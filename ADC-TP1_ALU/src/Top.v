==> flow/design.v <==
`timescale 1ns / 1ps
module Alu #
  (
   parameter NB_BITS = 8,  
   parameter NB_OPE = 6
   )
   (
    output [NB_BITS-1:0] o_led,  
    input [NB_BITS-1:0]  i_dato_a,
    input [NB_BITS-1:0]  i_dato_b,
    input [NB_OPE-1:0]   i_ope_sel
    );
   reg [NB_BITS-1:0]     out_alu;
   assign o_led = out_alu;
    always @(*) begin
       case (i_ope_sel)
         6'b100000: out_alu = $signed(i_dato_a) + $signed(i_dato_b);  
         6'b100010: out_alu = $signed(i_dato_a) - $signed(i_dato_b);  
         6'b100100: out_alu = i_dato_a & i_dato_b;  
         6'b100101: out_alu = i_dato_a | i_dato_b;  
         6'b100110: out_alu = i_dato_a ^ i_dato_b;  
         6'b100111: out_alu = ~(i_dato_a | i_dato_b);  
         6'b000010: out_alu = i_dato_a >> i_dato_b;  
         6'b000011: out_alu = $signed(i_dato_a) >>> i_dato_b;  
         default: out_alu = 8'h00;  
       endcase  
    end
endmodule
`timescale 1ns / 1ps
module Top #(
   parameter NB_BITS = 8,
   parameter NB_OPE = 6
   )(
     output [NB_BITS:0] o_led,
     input [NB_BITS-1:0]  i_sw,
	 input                i_btnL,
     input                i_btnC,
     input                i_btnR,
     input                i_btnU,
	 input                i_clk
 	);
   reg [NB_BITS-1:0]      data_a;
   reg [NB_BITS-1:0]      data_b;
   reg [NB_OPE-1:0]       sel_op;
   wire [2:0]             btn;
   wire                   rst;
   assign btn = {i_btnL, i_btnC, i_btnR};
   assign rst = i_btnU;
	always @(posedge i_clk) begin
	   if (rst) begin   
        data_a <= 8'h00;
        data_b <= 8'h00;
        sel_op <= 6'h00;
        end
        else begin
            case(btn)
    		  3'b001: begin  
                data_a <= i_sw;
                data_b <= data_b;
                sel_op <= sel_op;
              end
    		  3'b010: begin  
                data_b <= i_sw;
                data_a <= data_a;
                sel_op <= sel_op;
              end
    		  3'b100: begin  
                sel_op <= i_sw[5:0];
                data_a <= data_a;
                data_b <= data_b;
              end
    		  default: begin  
                data_a <= data_a;
                data_b <= data_b;
                sel_op <= sel_op;
              end
            endcase  
        end  
	end  
   Alu #(.NB_BITS(NB_BITS), .NB_OPE(NB_OPE))  
      u_alu(.o_led( o_led),
        	.i_dato_a(data_a),
            .i_dato_b(data_b),
           	.i_ope_sel(sel_op));
endmodule
======== Tool chain data of Top ========
What the tools print for Top, step after step.
Lines are those of the file above, counted from 1.
Not given: n/a
set-up
  top module .............................. Top
  clock ................................... i_clk
  standard-cell library ................... sky130hd
  timing corner ........................... tt_025C_1v80

======== Elaborated design ========
Source: Yosys, flattened and elaborated, memories not mapped. Widths are those after wreduce; folded enables and synchronous resets count as part of the registers. Registers that Yosys merges into a memory's read port (data or address) are not register bits. Print and check cells do not count. Equal cells are merged and count once.
operators by class
  $add $sub $neg .......................... 2
  multipliers ............................. 0
  div/mod/pow operators ................... 0
  $lt $le $gt $ge ......................... 0
  eq/ne operators ......................... 11
  shift operators ......................... 2
  multiplexer cells ....................... 1
  bitwise gates (word level) .............. 4
  reductions and logical operators ........ 0
operator list
  kind                                          count
  case mux 8 bit (select 8 bit)                 1
  equality test 6 bit with constant B           6
  equality test 6 x 2 -> 1 bit with constant B  2
  adder 8 bit                                   1
  subtractor 8 bit                              1
  AND 8 bit                                     1
  bitwise OR 8 bit                              1
  bitwise XOR 8 bit                             1
  right shift 8 x 8 -> 8 bit                    1
  >>> shifter 8 x 8 -> 8 bit                    1
  NOT 8 bit                                     1
  equality test 3 x 1 -> 1 bit with constant B  1
  equality test 3 x 2 -> 1 bit with constant B  1
  equality test 3 bit with constant B           1
word-level totals
  bits in registers ....................... 22
  bits in latches ......................... 0
  memory bits (writable) .................. 0
  ROM bits ................................ 0
  word width x clocked read ports ......... 0
  memories ................................ 0
  input port bits ......................... 13
  output and inout bits ................... 9

======== Logic depth ========
Yosys ltp: most cells in a row. Word level: on the elaborated netlist, between registers, memories and ports. Mapped: between sequential cells and ports; inverters and the memories' decode and read muxes count.
logic depth
  depth after elaboration ................. 3
  ABC_AREA ................................ 0
  mapped depth ............................ 12

======== Synthesis result ========
The flow's flattened synthesis, as Yosys stat reports it; memories are mapped. The netlist is that of the ABC_AREA named above (0 if unset); the other value can give another one.
cell types
  cell type                  count  area in all (µm²)
  sky130_fd_sc_hd__dfxtp_1   22     440.422
  sky130_fd_sc_hd__ha_1      24     300.288
  sky130_fd_sc_hd__nor2_1    47     176.419
  sky130_fd_sc_hd__a21oi_1   29     145.139
  sky130_fd_sc_hd__a211oi_1  16     120.115
  sky130_fd_sc_hd__mux2i_1   12     120.115
  sky130_fd_sc_hd__xnor2_1   11     96.342
  sky130_fd_sc_hd__mux4_2    4      90.086
  sky130_fd_sc_hd__o21ai_0   14     70.067
  sky130_fd_sc_hd__xor2_1    8      70.067
  sky130_fd_sc_hd__clkbuf_1  17     63.811
  sky130_fd_sc_hd__inv_1     17     63.811
  sky130_fd_sc_hd__nor2b_1   8      50.048
  sky130_fd_sc_hd__nor3b_1   5      37.536
  sky130_fd_sc_hd__nand3_1   7      35.034
  sky130_fd_sc_hd__a21o_1    4      30.029
  sky130_fd_sc_hd__a211o_1   3      26.275
  sky130_fd_sc_hd__nand2_1   7      26.275
Not listed: further types 36, cells in them 51.
mapped netlist
  mapped cells ............................ 306
  cell area after synthesis ............... 2344.7 µm²
  sequential part of the area ............. 440.4 µm²
  mapped flip-flops ....................... 22
  buffers ................................. 21
The figures by module come from a second, unflattened synthesis with its own total; it is not the netlist above.
unflattened totals
  cells (unflattened synthesis) ........... 317
  area total of the unflattened synthesis .. 2615.0 µm²
Each row is one instance without its submodules.
by module
  module  times used  cells  area (µm²)
  Alu     1           230    1677.9
  Top     1           87     937.1

======== Timing after synthesis ========
OpenSTA on the mapped netlist: ideal clock, no wires. The path of least setup slack (recovery checks aside). Input and output delay are each 20% of the period. Register names are those of the netlist, which keeps one name where synthesis merged equal registers.
timing post-synthesis
  kind .................................... flip-flop to output port
  from .................................... register data_b[0]
  to ...................................... output port o_led[5]
  clock period ............................ 3.57 ns
  output delay ............................ 0.714 ns
  time at the first pin ................... 0.000 ns
  data arrival time ....................... 2.819 ns
  data required time ...................... 2.856 ns
  setup slack ............................. 0.037 ns
  delay of the path ....................... 2.819 ns
  stages .................................. 12
  path buffers ............................ 2
  synthesis period reached ................ 3.533 ns
"delay of the path" is the arrival time less input delay plus setup time.
A path that ends at an output port has no setup time.
"stages" counts driving pins, that of a launching flip-flop among them; a cell with two outputs on the path counts twice.
"synthesis period reached" is the clock period less the worst setup slack; recovery checks do not enter. This is arithmetic on one report: input and output delays are still those of the set period (20% each).
Between the ends stands the longest chain of elaborated cells between them, by number of cells; it is not shown to be the way that was timed. Of several equally long chains one is given.
A line is the first line of the expression or statement that the cell stems from. Yosys adds cells for indexed reads and writes and turns some case tables into memories.
A register here has more assigning lines than the two given.
on the way, post-synthesis
  cells stage by stage .................... sky130_fd_sc_hd__dfxtp_1 sky130_fd_sc_hd__clkbuf_1 sky130_fd_sc_hd__buf_2 sky130_fd_sc_hd__inv_1 sky130_fd_sc_hd__ha_1 sky130_fd_sc_hd__mux2i_1 sky130_fd_sc_hd__ha_1 sky130_fd_sc_hd__nor2b_1 sky130_fd_sc_hd__o31a_1 sky130_fd_sc_hd__o21a_1 sky130_fd_sc_hd__or3_1 sky130_fd_sc_hd__a31o_2
  length of the longest elaborated chain .. 2
ends and longest elaborated chain, post-synthesis
  element                        line  source
  from (decl)                    43    reg [NB_BITS-1:0]      data_b;
  from (assign)                  59    data_b <= data_b;
  from (assign)                  63    data_b <= i_sw;
  subtractor 8 bit               18    6'b100010: out_alu = $signed(i_dato_a) - $signed(i_dato_b);
  case mux 8 bit (select 8 bit)  16    case (i_ope_sel)
  to (decl)                      34    output [NB_BITS:0] o_led,

======== Worst path after layout ========
From the final timing report of flow run 1: the path of least setup slack in the routed layout; clock arrival at registers is part of the times.
timing post-layout
  kind .................................... flip-flop to output port
  from .................................... register sel_op[5]
  to ...................................... output port o_led[5]
  clock period ............................ 5.35 ns
  output delay ............................ 1.07 ns
  time at the first pin ................... 0.26 ns
  data arrival time ....................... 3.53 ns
  data required time ...................... 4.28 ns
  setup slack ............................. 0.75 ns
  stages .................................. 11
  path buffers ............................ 1
Between the ends stands the longest chain of elaborated cells between them, by number of cells; it is not shown to be the way that was timed. Of several equally long chains one is given.
A register here has more assigning lines than the two given.
on the way, post-layout
  cells stage by stage .................... sky130_fd_sc_hd__dfxtp_1 sky130_fd_sc_hd__nor3b_1 sky130_fd_sc_hd__nand2_1 sky130_fd_sc_hd__mux2i_1 sky130_fd_sc_hd__ha_1 sky130_fd_sc_hd__nor2b_1 sky130_fd_sc_hd__o31a_1 sky130_fd_sc_hd__o21a_1 sky130_fd_sc_hd__or3_1 sky130_fd_sc_hd__a31o_2 sky130_fd_sc_hd__clkdlybuf4s50_1
  length of the longest elaborated chain .. 2
ends and longest elaborated chain, post-layout
  element                        line  source
  from (decl)                    44    reg [NB_OPE-1:0]       sel_op;
  from (assign)                  60    sel_op <= sel_op;
  from (assign)                  65    sel_op <= sel_op;
  equality test 6 x 2 -> 1 bit   16    case (i_ope_sel)
  case mux 8 bit (select 8 bit)  16
  to (decl)                      34    output [NB_BITS:0] o_led,

Subject: flow runs of Top

Hi,

Top through Yosys and OpenROAD on sky130hd: 2 stored runs, unordered, with their settings and measured results. The constraints put input and output delay at 20% of the set period each and load the outputs with 0.01 pF.
"worst setup path time (ns)" is the time allowed to the run's worst setup path (the clock period less input and output delay, where it has them) less its slack. Clock arrival times count: a late capture clock shortens it, a late launch clock lengthens it.

Flow files of flow run 1
==> flow/run.sh <==
#!/bin/bash
# the make line also repeats the synthesis and layout settings of config.mk as NAME=value (left out here)
make -C /OpenROAD-flow-scripts/flow DESIGN_CONFIG=/design/flow/config.mk WORK_HOME=/design/flow/orfs CLKGATE_MAP_FILE= finish
==> flow/config.mk <==
export PLATFORM = sky130hd
export DESIGN_NAME = Top
export DESIGN_NICKNAME = Top
export VERILOG_FILES = /design/flow/design.v
export SDC_FILE = /design/flow/constraint.sdc
export NUM_CORES = 4
export LEC_CHECK = 0
export CAP_MARGIN = 20
export CORE_MARGIN = 2
export CORE_UTILIZATION = 40
export SLEW_MARGIN = 20
==> flow/constraint.sdc <==
create_clock -name core_clock -period 5.35 [get_ports {i_clk}]
set_input_delay 1.0700 -clock core_clock [delete_from_list [all_inputs] [get_ports {i_clk}]]
set_output_delay 1.0700 -clock core_clock [all_outputs]
set_load 0.01 [all_outputs]

report of flow run 1
yosys chip area after synthesis (um^2): 2344.7
finish__design__die__area: 6489.9
finish__design__instance__utilization: 0.4772
finish__timing__setup__ws: 0.753
finish__timing__setup__tns: 0.000
finish__timing__hold__ws: 0.543
worst setup path time (ns): 3.53
worst setup path kind: flip-flop to output port

Flow files of flow run 2
==> flow/run.sh <==
#!/bin/bash
# the make line also repeats the synthesis and layout settings of config.mk as NAME=value (left out here)
make -C /OpenROAD-flow-scripts/flow DESIGN_CONFIG=/design/flow/config.mk WORK_HOME=/design/flow/orfs CLKGATE_MAP_FILE= finish
==> flow/config.mk <==
export PLATFORM = sky130hd
export DESIGN_NAME = Top
export DESIGN_NICKNAME = Top
export VERILOG_FILES = /design/flow/design.v
export SDC_FILE = /design/flow/constraint.sdc
export NUM_CORES = 4
export LEC_CHECK = 0
export CAP_MARGIN = 20
export CELL_PAD_IN_SITES_GLOBAL_PLACEMENT = 0
export CORE_MARGIN = 2
export CORE_UTILIZATION = 23
export CTS_CLUSTER_DIAMETER = 81
export GPL_ROUTABILITY_DRIVEN = 0
export PLACE_DENSITY_LB_ADDON = 0.09
export SETUP_SLACK_MARGIN = 0.46
export SLEW_MARGIN = 20
==> flow/constraint.sdc <==
create_clock -name core_clock -period 2.72 [get_ports {i_clk}]
set_input_delay 0.5440 -clock core_clock [delete_from_list [all_inputs] [get_ports {i_clk}]]
set_output_delay 0.5440 -clock core_clock [all_outputs]
set_load 0.01 [all_outputs]

report of flow run 2
yosys chip area after synthesis (um^2): 2344.7
finish__design__die__area: 11018.7
finish__design__instance__utilization: 0.3614
finish__timing__setup__ws: -0.552
finish__timing__setup__tns: -2.948
finish__timing__hold__ws: 0.622
worst setup path time (ns): 2.73
worst setup path kind: flip-flop to output port

Regards
