==> flow/design.v <==
`timescale 1ns / 1ps
module Alu #
  (
   parameter NB_BITS = 8,  
   parameter NB_OPE = 6
   )
   (
    output [NB_BITS-1:0] o_led,  
    input [NB_BITS-1:0]  i_dato_a,
    input [NB_BITS-1:0]  i_dato_b,
    input [NB_OPE-1:0]   i_ope_sel
    );
   reg [NB_BITS-1:0]     out_alu;
   assign o_led = out_alu;
    always @(*) begin
       case (i_ope_sel)
         6'b100000: out_alu = $signed(i_dato_a) + $signed(i_dato_b);  
         6'b100010: out_alu = $signed(i_dato_a) - $signed(i_dato_b);  
         6'b100100: out_alu = i_dato_a & i_dato_b;  
         6'b100101: out_alu = i_dato_a | i_dato_b;  
         6'b100110: out_alu = i_dato_a ^ i_dato_b;  
         6'b100111: out_alu = ~(i_dato_a | i_dato_b);  
         6'b000010: out_alu = i_dato_a >> i_dato_b;  
         6'b000011: out_alu = $signed(i_dato_a) >>> i_dato_b;  
         default: out_alu = 8'h00;  
       endcase  
    end
endmodule
`timescale 1ns / 1ps
module Interface_Circuit #
  (
   parameter NB_BITS = 8,
   parameter NB_SEL = 6,
   parameter LEN = 3,
   localparam NB_STATE = 3
   )
  (
    output [NB_BITS-1:0] o_data,
    output               o_tx_start,
    input [NB_BITS-1:0]  i_rx_data,
    input                i_rx_done,
    input                i_tx_done,
    input                i_rst,
    input                i_clk
   );
   reg [NB_BITS-1:0]     registers[LEN-1:0];  
   reg [NB_STATE-1:0]    state; 	 
   reg [NB_BITS-1:0]     out_alu; 	 
   reg                   tx_start; 	 
   reg                   rx_done_prev;  
   reg                   tx_done_prev;  
   reg [NB_SEL-1:0]      operator; 	 
   wire [NB_BITS-1:0]    from_alu; 	 
   integer              ptr; 		 
   assign o_data = {4'h03, out_alu[3:0]};
   assign o_tx_start = tx_start;
   always @(posedge i_clk) begin
      if(i_rst) begin
         for(ptr = 0; ptr < LEN; ptr = ptr + 1)
            registers[ptr] <= {NB_BITS{1'b0}};
         state <= {NB_STATE{1'b0}};
         out_alu <= {NB_BITS{1'b0}};
         rx_done_prev <= 1'b0;
         tx_done_prev <= 1'b0;
         tx_start <= 1'b0;
      end
      else begin
         rx_done_prev <= i_rx_done;  
         tx_done_prev <= i_tx_done;  
         out_alu <= from_alu;
         if(state >= 3'd0 && state < 3'd3) begin
            if(i_rx_done && !rx_done_prev && !tx_start) begin
               registers[0] <= i_rx_data;
               for( ptr = 1; ptr < LEN; ptr = ptr +1)
                 registers[ptr] <= registers[ptr-1];
               state <= state +1;
            end  
            else begin
               for( ptr = 0; ptr < LEN-1; ptr = ptr +1)
                 registers[ptr] <= registers[ptr];  
               state <= state;
            end  
         end  
         else if (state == 3'd3) begin
            tx_start <= 1'b1;
            state <= 3'd4;
         end
         else if(state == 3'd4) begin
            if(i_tx_done && tx_done_prev == 1'b0) begin
               tx_start <= 1'b0;
               state <= 3'd0;
            end
            else begin
               tx_start <= tx_start;
               state <= state;
            end
         end
         else begin
            for( ptr = 0; ptr < LEN-1; ptr = ptr +1)
              registers[ptr] <= registers[ptr];  
            out_alu <= out_alu;
            tx_start <= tx_start;
            state <= state;
         end  
      end  
   end  
   always @(*) begin
      case (registers[1])
        8'd43: operator = 6'b100000;  
        8'd45: operator = 6'b100010;  
        8'd38: operator = 6'b100100;  
        8'd124: operator = 6'b100101; 
        default : operator = 6'd0;
      endcase  
   end
   Alu #(.NB_BITS(NB_BITS), .NB_OPE(NB_SEL))
   u_alu(
         .o_led(from_alu),
			   .i_dato_a  ({4'h0,registers[2][3:0]}),
			   .i_dato_b  ({4'h0,registers[0][3:0]}),
			   .i_ope_sel (operator)
         );
endmodule  
### Tool chain data of Interface_Circuit

Tool output for the design above, in the order of the flow.
Lines are those of the file above, counted from 1.
Library cell names are shortened.
The mark n/a stands for no value.

* top module: Interface_Circuit
* clock input: i_clk
* standard-cell library: sky130hd
* library corner: tt_025C_1v80

### Elaborated design

Counts by Yosys on the flattened word-level netlist (proc, flatten, opt, wreduce). Print and check cells are left out. Cells with the same type and inputs are merged into one.

* add/sub/neg operators: 3
* order comparisons: 2
* equal/unequal tests: 15
* shift operators: 2
* multiplexer cells: 13
* bitwise logic cells: 6
* reductions and logical operators: 13

Operators by type and width (count)
* == test 6 bit with constant B: 6
* parallel mux 4 bit (select 8 bit): 1
* == test 8 x 6 -> 1 bit with constant B: 3
* parallel mux 6 bit (select 4 bit): 1
* two-way mux 3 bit: 5
* == test 6 x 2 -> 1 bit with constant B: 2
* two-way mux 4 bit: 3
* == test 8 x 7 -> 1 bit with constant B: 1
* AND reduction 3 bit: 2
* nonzero test 3 bit: 2
* >>> shifter 5 x 4 -> 4 bit: 1
* logical AND 1 bit: 4
* nonzero test 2 bit: 2
* adder 4 bit: 1
* subtractor 4 bit: 1
* AND 4 bit: 1
* OR 4 bit: 1
* XOR 4 bit: 1
* right shift 4 x 4 -> 4 bit: 1
* NOT 4 bit: 1
* adder 3 x 1 -> 3 bit with constant B: 1
* greater-or-equal comparator 3 x 1 -> 1 bit with constant B: 1
* less-than comparator 3 x 2 -> 1 bit with constant B: 1
* == test 3 x 2 -> 1 bit with constant B: 1
* == test 3 bit with constant B: 1
* two-way mux 1 bit: 3
* NOT 1 bit: 2
* logical NOT 1 bit: 2

Other operator kinds: 2; their cells: 2.

* flip-flop bits (word level): 30
* input bits: 12
* word-level cells: 62

### Longest topological paths

Yosys ltp: most cells in a row. Word level: on the elaborated netlist, between registers, memories and ports. Mapped: between sequential cells and ports; inverters and the memories' decode and read muxes count.

* depth after elaboration: 7
* ABC_AREA: 0
* depth in mapped cells: 12
* gate-level depth less buffers: 11

### Mapped cells and area

Yosys stat after the flow's synthesis: flattened, memories mapped to cells. It holds for the ABC_AREA given above (unset counts as 0); a run with the other value may have another netlist.
Totals and module areas in this step are rounded.

Cells by type (count)
* dfxtp_1: 30
* ha_1: 15
* nand2_1: 50
* a21oi_1: 29
* buf_4: 7
* inv_1: 13
* xnor2_1: 4
* nor2_1: 9
* a21o_1: 3
* fa_1: 1
* nand3_1: 4
* o21ai_1: 4
* clkbuf_1: 5
* nand4_1: 3
* nor2b_1: 3
* o22ai_1: 3
* xor2_1: 2
* nand3b_1: 2

Not listed: further types 20, cells in them 25.

* mapped cells: 212
* mapped area: 0.00167 mm^2
* flip-flop cells: 30
* buffer cells: 14

The figures by module come from a second, unflattened synthesis with its own total; it is not the netlist above.

* cells (unflattened synthesis): 384
* area total of the unflattened synthesis: 0.00289 mm^2

Rows give one instance, submodules left out.

Modules
* Alu: instances 1, cells 221, area 0.00154 mm^2
* Interface_Circuit: instances 1, cells 163, area 0.00135 mm^2

### Path before layout

Source: OpenSTA report_checks on the synthesized netlist (no wires, ideal clock, input and output delay 20% of the period each), path of least setup slack; recovery checks are left aside. Register names are those of the netlist, which keeps one name where synthesis merged equal registers.

* kind: register to register
* start point: register registers[1][7]
* end point: register out_alu[2]
* clock period: 2430 ps
* library setup time: 65 ps
* launch time at the first pin: 0 ps
* data arrival time: 1934 ps
* data required time: 2365 ps
* setup slack: 431 ps
* delay of the path: 1999 ps
* stages on the path: 11
* synthesis period reached: 1999 ps

"delay of the path" = arrival - input delay + setup time.
"stages on the path" counts driving pins, that of a launching flip-flop among them; a cell with two outputs on the path counts twice.
"synthesis period reached" is the clock period less the worst setup slack; recovery checks do not enter. This is arithmetic on one report: input and output delays are still those of the set period (20% each).
Between the ends stands the longest chain of elaborated cells between them, by number of cells; it is not shown to be the way that was timed. Of several equally long chains one is given.
Each line given opens the expression or statement behind the cell; cells for indexed reads and writes are added by Yosys, which also makes memories of some case tables.
At most two assigning lines are given for a register; there are more.

* cells stage by stage: dfxtp_1 -> nand2b_1 -> nor3_1 -> nand3_1 -> a21o_1 -> fa_1 -> xnor2_1 -> nand4_1 -> a21oi_1 -> o22ai_1 -> nor2_1
* length of the longest elaborated chain: 7
* elaborated cells between the ends (all ways): 17
* source lines of those cells: 5

RTL lines, path after synthesis
* start: declaration: RTL line 46 `reg [NB_BITS-1:0]     registers[LEN-1:0];`
* start: assignment: RTL line 75 `registers[ptr] <= registers[ptr-1];`
* start: assignment: RTL line 80 `registers[ptr] <= registers[ptr];`
* == test 8 x 7 -> 1 bit: RTL line 108 `case (registers[1])`
* parallel mux 6 bit (select 4 bit): RTL line 108
* == test 6 x 2 -> 1 bit: RTL line 16 `case (i_ope_sel)`
* parallel mux 4 bit (select 8 bit): RTL line 16
* two-way mux 4 bit: RTL line 88 `else if(state == 3'd4) begin`
* two-way mux 4 bit: RTL line 84 `else if (state == 3'd3) begin`
* two-way mux 4 bit: RTL line 71 `if(state >= 3'd0 && state < 3'd3) begin`
* end: assignment: RTL line 70 `out_alu <= from_alu;`
* end: assignment: RTL line 101 `out_alu <= out_alu;`

### Timing after layout

From the final timing report of entry A: the path of least setup slack in the routed layout; clock arrival at registers is part of the times.
The report prints the path's times to 10 ps; the period is as set.

* kind: register to register
* start point: register registers[1][2]
* end point: register out_alu[1]
* clock period: 1670 ps
* library setup time: 60 ps
* launch time at the first pin: 330 ps
* data arrival time: 2270 ps
* data required time: 1950 ps
* setup slack: -320 ps
* stages on the path: 11

Between the ends stands the longest chain of elaborated cells between them, by number of cells; it is not shown to be the way that was timed. Of several equally long chains one is given.
At most two assigning lines are given for a register; there are more.

* cells stage by stage: dfxtp_2 -> nand2_1 -> nor2_2 -> nand3_2 -> nor2_2 -> a21o_1 -> fa_2 -> nand4b_1 -> a21oi_2 -> o22ai_1 -> nor2_1
* length of the longest elaborated chain: 7
* elaborated cells between the ends (all ways): 17
* source lines of those cells: 5

RTL lines, path after layout
* start: declaration: RTL line 46 `reg [NB_BITS-1:0]     registers[LEN-1:0];`
* start: assignment: RTL line 75 `registers[ptr] <= registers[ptr-1];`
* start: assignment: RTL line 80 `registers[ptr] <= registers[ptr];`
* == test 8 x 7 -> 1 bit: RTL line 108 `case (registers[1])`
* parallel mux 6 bit (select 4 bit): RTL line 108
* == test 6 x 2 -> 1 bit: RTL line 16 `case (i_ope_sel)`
* parallel mux 4 bit (select 8 bit): RTL line 16
* two-way mux 4 bit: RTL line 88 `else if(state == 3'd4) begin`
* two-way mux 4 bit: RTL line 84 `else if (state == 3'd3) begin`
* two-way mux 4 bit: RTL line 71 `if(state >= 3'd0 && state < 3'd3) begin`
* end: assignment: RTL line 70 `out_alu <= from_alu;`
* end: assignment: RTL line 101 `out_alu <= out_alu;`

Ticket comment

2 stored runs of Interface_Circuit in the flow (synthesis by Yosys, layout by OpenROAD, sky130hd cells), in arbitrary order. Constraints: input delay and output delay 20% of the set period each, output load 0.01 pF.
By "clock period achieved" is meant the clock period of the run minus its worst setup slack. This is arithmetic on one report: input and output delays are still those of the set period (20% each).
"worst path time": the worst setup path's part of the clock period (all of it between registers, 20% less for each end at a port) less its slack. A launch clock that arrives late makes it longer, a capture clock that arrives late makes it shorter.
"power" is the tool's figure for a default switching activity; nothing was simulated.
"worst path time" is known to 10 ps.
The measured numbers are rounded.

### Entry A

Settings: `period_ns=1.67`, `CORE_UTILIZATION=51`, `SETUP_SLACK_MARGIN=0.3`, `PLACE_DENSITY_LB_ADDON=0.17`, `TNS_END_PERCENT=55`, `GPL_TIMING_DRIVEN=0`, `CTS_CLUSTER_SIZE=84`, `CTS_CLUSTER_DIAMETER=31`, `CAP_MARGIN=30`, `CORE_MARGIN=2`, `SLEW_MARGIN=20`

- Worst slack on setup checks: -322 ps
- Clock period achieved: 1992 ps
- Worst path time: 1990 ps
- Worst path kind: register to register
- Standard-cell area of the final layout: 0.00252 mm^2
- Die footprint: 0.00374 mm^2
- Chip area in the Yosys report: 0.00167 mm^2
- Final worst hold slack: 468 ps
- Power: 1740 µW

### Entry B

Settings: `period_ns=1.5`, `CAP_MARGIN=20`, `CORE_MARGIN=2`, `CORE_UTILIZATION=40`, `SLEW_MARGIN=20`

- Worst slack on setup checks: -430 ps
- Clock period achieved: 1930 ps
- Worst path time: 1930 ps
- Worst path kind: register to register
- Standard-cell area of the final layout: 0.00235 mm^2
- Die footprint: 0.0047 mm^2
- Chip area in the Yosys report: 0.00167 mm^2
- Final worst hold slack: 449 ps
- Power: 1950 µW
